==> flow/design.v <==
`timescale 1ns / 1ps
module alu #( 
    parameter NB_DATA = 8, NB_OPCODE = 6
)(
    input wire signed [NB_DATA-1:0] i_op_1,
    input wire signed [NB_DATA-1:0] i_op_2, 
    input wire [NB_OPCODE-1:0] i_opcode,
  	output wire signed [NB_DATA-1:0] o_result
);
localparam  ADD = 6'b100000;
localparam  SUB = 6'b100010;
localparam  AND = 6'b100100;
localparam  OR  = 6'b100101;
localparam  XOR = 6'b100110;
localparam  SRA = 6'b000011;
localparam  SRL = 6'b000010;
localparam  NOR = 6'b100111;
reg signed [NB_DATA-1 : 0] result;  
assign o_result = result;
always @(*)
begin
    case (i_opcode)
        ADD : result = i_op_1 + i_op_2;   
        SUB : result = i_op_1 - i_op_2;    
      	AND : result= i_op_1 & i_op_2;    
        OR  : result = i_op_1 | i_op_2;    
        XOR : result = i_op_1 ^ i_op_2;   
        SRA : result = i_op_1 >>> i_op_2;  
        SRL : result = i_op_1 >> i_op_2;   
        NOR : result = ~(i_op_1 | i_op_2); 
    default: result = {NB_DATA {1'b0}};  
    endcase
end
endmodule
`timescale 1ns / 1ps
module controller
#(
    parameter           NB_DATA = 8,
    parameter           NB_OPCODE = 6,
    parameter           N_PULSADORES = 3
)
(
    input wire signed   [NB_DATA-1:0]           i_switches,
    input wire          [N_PULSADORES-1:0]      i_pulsadores,
    input wire                                  i_clock,    
    input wire                                  i_reset,
    output wire signed  [NB_DATA-1:0]           o_result
);
    reg signed [NB_DATA-1:0]   operandA;
    reg signed [NB_DATA-1:0]   operandB;
    reg [NB_OPCODE-1:0]        opcode;
    always @(posedge i_clock)
    begin
        if(i_reset)
            begin
                operandA <= {NB_DATA {1'b0}};
                operandB <= {NB_DATA {1'b0}};
                opcode <= {NB_OPCODE {1'b0}};
            end
        else
            begin
                case(i_pulsadores)
                    {{N_PULSADORES-3 {1'b0}}, 3'b001}: operandA <= i_switches; 
                    {{N_PULSADORES-3 {1'b0}}, 3'b010}: operandB <= i_switches; 
                    {{N_PULSADORES-3 {1'b0}}, 3'b100}: opcode <= i_switches;  
                    default:  
                    begin
                        operandA <= operandA;
                        operandB <= operandB;
                        opcode <= opcode;
                    end
                    endcase
            end
    end
    alu
    #(
        .NB_DATA    (NB_DATA),
        .NB_OPCODE  (NB_OPCODE)
    )
    dut
    (
        .i_op_1 (operandA),
        .i_op_2 (operandB),             
        .i_opcode(opcode),
        .o_result(o_result)
    );
endmodule
# Tool chain data of controller
# What the tools print for controller, step after step.
# Line numbers count from 1 in the design file above.
# A cell with - has no value.
# design
design	controller
clock	i_clock
cell_library	sky130hd
lib_corner	tt_025C_1v80

# Word-level counts
# Source: Yosys, flattened and elaborated, memories not mapped. Widths are those after wreduce; folded enables and synchronous resets count as part of the registers. Registers that Yosys merges into a memory's read port (data or address) are not register bits. Print and check cells do not count. Equal cells are merged and count once.
# classes
n_logic	4
muxes	1
shift	2
add_sub_neg	2
n_eq	11
# ops
cell	count
case mux 8 bit (select 8 bit)	1
== test 6 bit (second input constant)	6
== test 6 x 2 -> 1 bit (second input constant)	2
adder 8 bit	1
subtractor 8 bit	1
bitwise AND 8 bit	1
bitwise OR 8 bit	1
XOR 8 bit	1
>> shifter 8 x 8 -> 8 bit	1
>>> shifter 8 x 8 -> 8 bit	1
NOT 8 bit	1
== test 3 x 1 -> 1 bit (second input constant)	1
== test 3 x 2 -> 1 bit (second input constant)	1
== test 3 bit (second input constant)	1
# word_totals
out_inout_bits	8
register_bits	22
inputBits	13
elab_cells	23

# Logic depth
# Longest topological path by Yosys (ltp), each cell counted once; first at word level (registers and memories cut), then after technology mapping (sequential cells cut; the memories' decode and read muxes count).
# depth
ltp_word	3
abc_area	0
depth_mapped	12

# Synthesis result
# Yosys stat after the flow's synthesis: flattened, memories mapped to cells. It holds for the ABC_AREA given above (unset counts as 0); a run with the other value may have another netlist.
# Totals and module areas in this step are rounded.
# types
cell	count
sky130_fd_sc_hd__dfxtp_1	22
sky130_fd_sc_hd__ha_1	24
sky130_fd_sc_hd__nor2_1	50
sky130_fd_sc_hd__a211oi_1	16
sky130_fd_sc_hd__a21oi_1	24
sky130_fd_sc_hd__mux2i_1	12
sky130_fd_sc_hd__xnor2_1	9
sky130_fd_sc_hd__xor2_1	9
sky130_fd_sc_hd__inv_1	18
sky130_fd_sc_hd__mux4_2	3
sky130_fd_sc_hd__clkbuf_8	4
sky130_fd_sc_hd__nor2b_1	8
sky130_fd_sc_hd__nand2_1	12
sky130_fd_sc_hd__o21ai_0	9
sky130_fd_sc_hd__nor4_4	2
sky130_fd_sc_hd__a31oi_1	6
sky130_fd_sc_hd__a21o_1	4
sky130_fd_sc_hd__clkbuf_1	8
# Other cell types: 38; their cells: 67.
# synth_totals
cell_count	307
area_um2	2500
ffs	22
buffers	17
# The figures by module come from a second, unflattened synthesis with its own total; it is not the netlist above.
# hier_totals
cells_unflattened	305
hier_area_um2	2500
# Rows give one instance, submodules left out.
# modules
module	n_inst	area_um2	seq_area_um2	cells
alu	1	1600	0.0	220
controller	1	930	440	85

# Timing after synthesis
# OpenSTA on the mapped netlist: ideal clock, no wires. The path of least setup slack (recovery checks aside). Input and output delay are each 20% of the period. Register names are those of the netlist, which keeps one name where synthesis merged equal registers.
# synth_path
path_type	register to output
start	register opcode[3]
end	output o_result[5]
stages	11
n_path_buf	1
required_time_ns	3.112
launch_ns	0.000
period_ns	3.89
arrival_ns	2.731
out_delay_ns	0.778
path_delay_ns	2.731
path_slack_ns	0.381
synth_period_reached_ns	3.509
# "path_delay_ns" is the arrival time less input delay plus setup time.
# At an output port there is no setup time.
# "stages" counts driving pins, that of a launching flip-flop among them; a cell with two outputs on the path counts twice.
# "synth_period_reached_ns" = period - worst setup slack (recovery checks aside). The figure is calculated, with input and output delays left at 20% of the set period.
# The rows between start and end are the longest chain of elaborated cells between them; the timing report does not say that the signal goes this way. Where chains are equally long, one stands for them.
# A line is the first line of the expression or statement that the cell stems from. Yosys adds cells for indexed reads and writes and turns some case tables into memories.
# A register here has more assigning lines than the two given.
# synth_between
cell_sequence	sky130_fd_sc_hd__dfxtp_1 > sky130_fd_sc_hd__nor4_4 > sky130_fd_sc_hd__and2_0 > sky130_fd_sc_hd__clkbuf_1 > sky130_fd_sc_hd__mux2i_1 > sky130_fd_sc_hd__ha_1 > sky130_fd_sc_hd__nor2b_1 > sky130_fd_sc_hd__o31ai_1 > sky130_fd_sc_hd__a21boi_0 > sky130_fd_sc_hd__o21a_1 > sky130_fd_sc_hd__o31ai_1
elab_chain_len	2
cone_cells	9
cone_classes	eq/ne: 8; mux: 1
# synth_rtl
element	line	rtl
from (decl)	51	reg [NB_OPCODE-1:0]        opcode;
from (assign)	65	{{N_PULSADORES-3 {1'b0}}, 3'b100}: opcode <= i_switches;
from (assign)	70	opcode <= opcode;
== test 6 bit	22	case (i_opcode)
case mux 8 bit (select 8 bit)	22
to (decl)	47	output wire signed  [NB_DATA-1:0]           o_result

# Worst path after layout
# From the final timing report of job 2: the path of least setup slack in the routed layout; clock arrival at registers is part of the times.
# layout_path
path_type	register to output
start	register opcode[3]
end	output o_result[5]
stages	12
launch_ns	0.26
out_delay_ns	0.91
period_ns	4.53
arrival_ns	3.45
required_time_ns	3.62
path_slack_ns	0.17
n_path_buf	2
# The rows between start and end are the longest chain of elaborated cells between them; the timing report does not say that the signal goes this way. Where chains are equally long, one stands for them.
# A register here has more assigning lines than the two given.
# layout_between
cell_sequence	sky130_fd_sc_hd__dfxtp_1 > sky130_fd_sc_hd__nor4_4 > sky130_fd_sc_hd__and2_0 > sky130_fd_sc_hd__mux2i_1 > sky130_fd_sc_hd__ha_1 > sky130_fd_sc_hd__nor2b_1 > sky130_fd_sc_hd__o31ai_1 > sky130_fd_sc_hd__buf_4 > sky130_fd_sc_hd__a21boi_0 > sky130_fd_sc_hd__o21a_1 > sky130_fd_sc_hd__o31ai_1 > sky130_fd_sc_hd__clkdlybuf4s50_1
elab_chain_len	2
cone_cells	9
cone_classes	eq/ne: 8; mux: 1
# layout_rtl
element	line	rtl
from (decl)	51	reg [NB_OPCODE-1:0]        opcode;
from (assign)	65	{{N_PULSADORES-3 {1'b0}}, 3'b100}: opcode <= i_switches;
from (assign)	70	opcode <= opcode;
== test 6 bit	22	case (i_opcode)
case mux 8 bit (select 8 bit)	22
to (decl)	47	output wire signed  [NB_DATA-1:0]           o_result

# Settings and measured results of 2 stored flow runs for module controller (sky130hd), not sorted in any way. The constraints put input and output delay at 20% of the set period each and load the outputs with 0.01 pF.
# "clock_period_reached_ns" means the clock period less the worst setup slack. The figure is calculated, with input and output delays left at 20% of the set period.
# "critical_path_time_ns": the worst setup path's part of the clock period (all of it between registers, 20% less for each end at a port) less its slack. A launch clock that arrives late makes it longer, a capture clock that arrives late makes it shorter.
# "fin_power_uw" rests on the timing tool's default activity at the inputs, not on a simulated workload.
# The measured numbers are rounded.
# Among the settings, n/a means not set for that run.
# Results: n/a = not shown.
setting or result,job 1,job 2
period_ns,2.82,4.53
CORE_UTILIZATION,62,62
SETUP_SLACK_MARGIN,0.53,-0.19
PLACE_DENSITY_LB_ADDON,0.13,n/a
CORE_ASPECT_RATIO,1.51,1.77
CORE_MARGIN,6,10
CELL_PAD_IN_SITES_DETAIL_PLACEMENT,1,n/a
ABC_AREA,0,0
GPL_ROUTABILITY_DRIVEN,1,n/a
MAX_ROUTING_LAYER,met5,met5
CAP_MARGIN,20,20
SLEW_MARGIN,20,5
HOLD_SLACK_MARGIN,n/a,0.08
TNS_END_PERCENT,n/a,95
total_negative_slack_ns,n/a,0.000
finish.utilization_pct,n/a,71
final_setup_ws_ns,n/a,0.17
fin_power_uw,n/a,530
layout_stdcell_area_um2,n/a,2700
critical_path_time_ns,n/a,3.45
critical_path_type,n/a,register to output
clock_period_reached_ns,n/a,4.358
timing.hold.ws_ns,n/a,0.59
ys_area_um2,n/a,2500
die_footprint_um2,n/a,7000
# Job 1: not finished: placement ended with error DPL-0033
